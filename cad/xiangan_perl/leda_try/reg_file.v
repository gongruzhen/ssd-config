==> flow/design.v <==
module reg_file (
rst_n,
clk, 
debug_in,
debug_out,
ram_addr,
ram_we,
ram_datain,
ram_enable,
ram_dataout
);
input rst_n;
input clk; 
input   [255:0]   debug_in;
output  [255:0]   debug_out;
input [15:0]    ram_addr;
input           ram_we;
input [31:0]     ram_datain;
input           ram_enable;
output  [31:0]   ram_dataout;
reg [255:0] debug_out;
reg [31:0] ram_dataout;
reg [31:0] ram_dataout_sel;
reg   [255:0]   debug_in_reg1;
reg   [255:0]   debug_in_reg2;
wire wr_sel0 = ram_we && ram_enable && (ram_addr == (16'h8+16'h0));
wire wr_sel1 = ram_we && ram_enable && (ram_addr == (16'h8+16'h1));
wire wr_sel2 = ram_we && ram_enable && (ram_addr == (16'h8+16'h2));
wire wr_sel3 = ram_we && ram_enable && (ram_addr == (16'h8+16'h3));
wire wr_sel4 = ram_we && ram_enable && (ram_addr == (16'h8+16'h4));
wire wr_sel5 = ram_we && ram_enable && (ram_addr == (16'h8+16'h5));
wire wr_sel6 = ram_we && ram_enable && (ram_addr == (16'h8+16'h6));
wire wr_sel7 = ram_we && ram_enable && (ram_addr == (16'h8+16'h7));
always @ (posedge clk)
begin
  if (!rst_n)
    debug_out[32*0+31:32*0] <= 0;
  else if(wr_sel0)
    debug_out[32*0+31:32*0] <= ram_datain;
end
always @ (posedge clk)
begin
  if (!rst_n)
    debug_out[32*1+31:32*1] <= 0;
  else if(wr_sel1)
    debug_out[32*1+31:32*1] <= ram_datain;
end
always @ (posedge clk)
begin
  if (!rst_n)
    debug_out[32*2+31:32*2] <= 0;
  else if(wr_sel2)
    debug_out[32*2+31:32*2] <= ram_datain;
end
always @ (posedge clk)
begin
  if (!rst_n)
    debug_out[32*3+31:32*3] <= 0;
  else if(wr_sel3)
    debug_out[32*3+31:32*3] <= ram_datain;
end
always @ (posedge clk)
begin
  if (!rst_n)
    debug_out[32*4+31:32*4] <= 0;
  else if(wr_sel4)
    debug_out[32*4+31:32*4] <= ram_datain;
end
always @ (posedge clk)
begin
  if (!rst_n)
    debug_out[32*5+31:32*5] <= 0;
  else if(wr_sel5)
    debug_out[32*5+31:32*5] <= ram_datain;
end
always @ (posedge clk)
begin
  if (!rst_n)
    debug_out[32*6+31:32*6] <= 0;
  else if(wr_sel6)
    debug_out[32*6+31:32*6] <= ram_datain;
end
always @ (posedge clk)
begin
  if (!rst_n)
    debug_out[32*7+31:32*7] <= 32'h7;
  else if(wr_sel7)
    debug_out[32*7+31:32*7] <= ram_datain;
end
always @ (posedge clk)
begin
  if (!rst_n)
    debug_in_reg1 <= 0;
  else
    debug_in_reg1 <= debug_in;
end
always @ (posedge clk)
begin
  if (!rst_n)
    debug_in_reg2 <= 0;
  else 
    debug_in_reg2 <= debug_in_reg1;
end
always @ (*)
begin
  case (ram_addr)
    16'h0: ram_dataout_sel = debug_in_reg2[32*0+31:32*0];
    16'h1: ram_dataout_sel = debug_in_reg2[32*1+31:32*1];
    16'h2: ram_dataout_sel = debug_in_reg2[32*2+31:32*2];
    16'h3: ram_dataout_sel = debug_in_reg2[32*3+31:32*3];
    16'h4: ram_dataout_sel = debug_in_reg2[32*4+31:32*4];
    16'h5: ram_dataout_sel = debug_in_reg2[32*5+31:32*5];
    16'h6: ram_dataout_sel = debug_in_reg2[32*6+31:32*6];
    16'h7: ram_dataout_sel = debug_in_reg2[32*7+31:32*7];
    16'd8: ram_dataout_sel = debug_out[32*0+31:32*0];
    16'd9: ram_dataout_sel = debug_out[32*1+31:32*1];
    16'd10: ram_dataout_sel = debug_out[32*2+31:32*2];
    16'd11: ram_dataout_sel = debug_out[32*3+31:32*3];
    16'd12: ram_dataout_sel = debug_out[32*4+31:32*4];
    16'd13: ram_dataout_sel = debug_out[32*5+31:32*5];
    16'd14: ram_dataout_sel = debug_out[32*6+31:32*6];
    16'd15: ram_dataout_sel = debug_out[32*7+31:32*7];
	default: ram_dataout_sel = 32'h0;
	endcase	
end
always @ (posedge clk)
begin
  if (!rst_n)
    ram_dataout <= 0;
  else if(ram_enable)
    ram_dataout <= ram_dataout_sel;
end
endmodule
## From RTL to reports: reg_file

What the tools print for reg_file, step after step.
Line numbers count from 1 in the design file above.
Operators carry their Yosys type and port widths (W data, S select, Z words).
Cell names lack the library's common part.
A cell with n/a has no value.

| design | value |
|---|---|
| design top | reg_file |
| clock port | clk |
| standard-cell library | sky130hd |
| library corner | tt_025C_1v80 |

## Word level

Source: Yosys, flattened and elaborated, memories not mapped. Widths are those after wreduce; folded enables and synchronous resets count as part of the registers. Registers that Yosys merges into a memory's read port (data or address) are not register bits. Print and check cells do not count. Equal cells are merged and count once.

| storage and ports | value |
|---|---|
| register bits after elaboration | 800 |
| input bits | 308 |

| cells by class | value |
|---|---|
| mux-type cells | 1 |
| reduce/logical cells | 10 |
| equality and inequality tests | 15 |

Operators by type and width:

| cell | count |
|---|---|
| $pmux W32 S16 | 1 |
| $eq A16 B4 Y1 const B | 8 |
| $eq A16 B3 Y1 const B | 4 |
| $eq A16 B2 Y1 const B | 2 |
| $eq A16 B1 Y1 const B | 1 |
| $logic_not A16 Y1 | 1 |
| $logic_and A1 B1 Y1 | 9 |

## Logic depth

Longest topological path by Yosys (ltp), each cell counted once; first at word level (registers and memories cut), then after technology mapping (sequential cells cut; the memories' decode and read muxes count).

| logic depth | value |
|---|---|
| depth after elaboration | 2 |
| ABC_AREA | 0 |
| gate-level depth with buffers | 9 |

## Mapped cells and area

Yosys stat after the flow's synthesis: flattened, memories mapped to cells. It holds for the ABC_AREA given above (unset counts as 0); a run with the other value may have another netlist.
The area totals of this step are shown rounded.

Cells by type:

| cell type | count | area in all (um^2) |
|---|---|---|
| dfxtp_1 | 800 | 1.6E+04 |
| and2_1 | 522 | 3.27E+03 |
| nand2_1 | 584 | 2.19E+03 |
| a21boi_0 | 168 | 1261.21 |
| a21boi_1 | 86 | 645.619 |
| clkbuf_1 | 137 | 514.243 |
| a22oi_1 | 61 | 457.939 |
| mux2_2 | 37 | 416.65 |
| a222oi_1 | 41 | 410.394 |
| a22o_1 | 36 | 315.302 |
| buf_2 | 55 | 275.264 |
| mux2i_1 | 26 | 260.25 |
| buf_4 | 34 | 255.245 |
| a21oi_1 | 37 | 185.178 |
| nor4_4 | 8 | 170.163 |
| and3_1 | 27 | 168.912 |
| a31oi_1 | 25 | 156.4 |
| buf_6 | 11 | 123.869 |

Not listed: further types 46, cells in them 190.

| mapped netlist | value |
|---|---|
| cells in the netlist | 2885 |
| flip-flop cells | 800 |
| cell area after synthesis | 29000 um^2 |

## Timing after synthesis

Source: OpenSTA report_checks on the synthesized netlist (no wires, ideal clock, input and output delay 20% of the period each), path of least setup slack; recovery checks are left aside. Register names are those of the netlist, which keeps one name where synthesis merged equal registers.

| path post-synthesis | value |
|---|---|
| path type | input to register |
| start | in ram_addr[5] |
| end | reg ram_dataout[26] |
| data required time | 2.696 ns |
| stages | 9 |
| period | 2.77 ns |
| launch time at the first pin | 0.554 ns |
| path delay | 1.952 ns |
| path slack | 0.263 ns |
| data arrival time | 2.432 ns |
| library setup time | 0.074 ns |
| synthesis period reached | 2.507 ns |

"path delay" = arrival - input delay + setup time.
"stages" counts driving pins, that of a launching flip-flop among them; a cell with two outputs on the path counts twice.
"synthesis period reached" is the clock period less the worst setup slack; recovery checks do not enter. This is arithmetic on one report: input and output delays are still those of the set period (20% each).
Between the ends stands the longest chain of elaborated cells between them, by number of cells; it is not shown to be the way that was timed. Of several equally long chains one is given.
A line is the first line of the expression or statement that the cell stems from. Yosys adds cells for indexed reads and writes and turns some case tables into memories.

| between the ends, post-synthesis | value |
|---|---|
| cell sequence | or4_4 -> buf_6 -> buf_8 -> buf_12 -> nor4_4 -> buf_6 -> nand2_1 -> and3_1 -> a31oi_1 |
| cells in the longest elaborated chain | 2 |
| elaborated cells on any way between the ends | 17 |
| classes of those cells | 15 x eq/ne; 1 x mux; 1 x reduce/logical |

RTL lines, path post-synthesis:

| element | line | RTL |
|---|---|---|
| start, declared | 16 | `input [15:0]    ram_addr;` |
| $eq A16 B4 Y1 | 106 | `case (ram_addr)` |
| $pmux W32 S16 | 106 |  |
| end, assigned | 129 | `ram_dataout <= 0;` |
| end, assigned | 131 | `ram_dataout <= ram_dataout_sel;` |
| end, declared | 20 | `output  [31:0]   ram_dataout;` |

## Worst path after layout

From the final timing report of flow run 2: the path of least setup slack in the routed layout; clock arrival at registers is part of the times.

| path post-layout | value |
|---|---|
| path type | input to register |
| start | in ram_addr[9] |
| end | reg ram_dataout[19] |
| library setup time | 0.07 ns |
| data arrival time | 3.40 ns |
| stages | 9 |
| launch time at the first pin | 0.63 ns |
| path slack | 0.34 ns |
| period | 3.14 ns |
| data required time | 3.74 ns |

Between the ends stands the longest chain of elaborated cells between them, by number of cells; it is not shown to be the way that was timed. Of several equally long chains one is given.

| between the ends, post-layout | value |
|---|---|
| cell sequence | clkdlybuf4s50_1 -> or4_2 -> buf_4 -> buf_4 -> nor4_4 -> buf_12 -> nand2_1 -> and3_1 -> a31oi_1 |
| cells in the longest elaborated chain | 2 |
| elaborated cells on any way between the ends | 17 |
| classes of those cells | 15 x eq/ne; 1 x mux; 1 x reduce/logical |

RTL lines, path post-layout:

| element | line | RTL |
|---|---|---|
| start, declared | 16 | `input [15:0]    ram_addr;` |
| $eq A16 B4 Y1 | 106 | `case (ram_addr)` |
| $pmux W32 S16 | 106 |  |
| end, assigned | 129 | `ram_dataout <= 0;` |
| end, assigned | 131 | `ram_dataout <= ram_dataout_sel;` |
| end, declared | 20 | `output  [31:0]   ram_dataout;` |

Top module reg_file; platform sky130hd; tools Yosys and OpenROAD; 2 stored runs in no particular order. Input and output delays are each 20% of the period that was set; the output load is 0.01 pF.
By "period achieved" is meant the clock period of the run minus its worst setup slack. This is arithmetic on one report: input and output delays are still those of the set period (20% each).
"allowed time less slack (worst setup path)" means the part of the period allowed to the worst setup path (the constraints hold back 20% at inputs and 20% at outputs) less its slack; where the path has registers, the arrival times of their clocks count too.
"total power of the final layout" is the tool's figure for a default switching activity; nothing was simulated.
The measured numbers are rounded.
A setting shown as - is not set for that run.
Among the results, - means that no value is shown for the run.

| run name | period_ns | CORE_UTILIZATION | SETUP_SLACK_MARGIN | PLACE_DENSITY | CORE_ASPECT_RATIO | CORE_MARGIN | TNS_END_PERCENT | GPL_ROUTABILITY_DRIVEN | SLEW_MARGIN | CAP_MARGIN | PLACE_DENSITY_LB_ADDON | CELL_PAD_IN_SITES_GLOBAL_PLACEMENT | MIN_ROUTING_LAYER | MAX_ROUTING_LAYER | allowed time less slack (worst setup path) (ns) | critical path kind | period achieved (ns) | lowest setup slack (ns) | utilization of the finished layout (%) | Yosys chip area after synthesis (um^2) | standard-cell area after layout (um^2) | lowest hold slack (ns) | total power of the final layout (W) | sum of negative setup slack (ns) | overall die area (um^2) |
|---|---|---|---|---|---|---|---|---|---|---|---|---|---|---|---|---|---|---|---|---|---|---|---|---|---|
| flow run 1 | 1.56 | 65 | 0.1 | 0.88 | 0.71 | 2 | 45 | 1 | 25 | 20 | - | - | - | - | - | - | - | - | - | - | - | - | - | - | - |
| flow run 2 | 3.14 | 21 | 0.27 | - | 0.62 | 5 | 60 | 1 | 20 | 20 | 0.02 | 1 | met1 | met5 | 2.17 | input to register | 2.801 | 0.34 | 30 | 29000 | 41000 | 0.24 | 0.023 | 0.000 | 140000 |

Flow run 1: no results, routing failed with GRT-0116
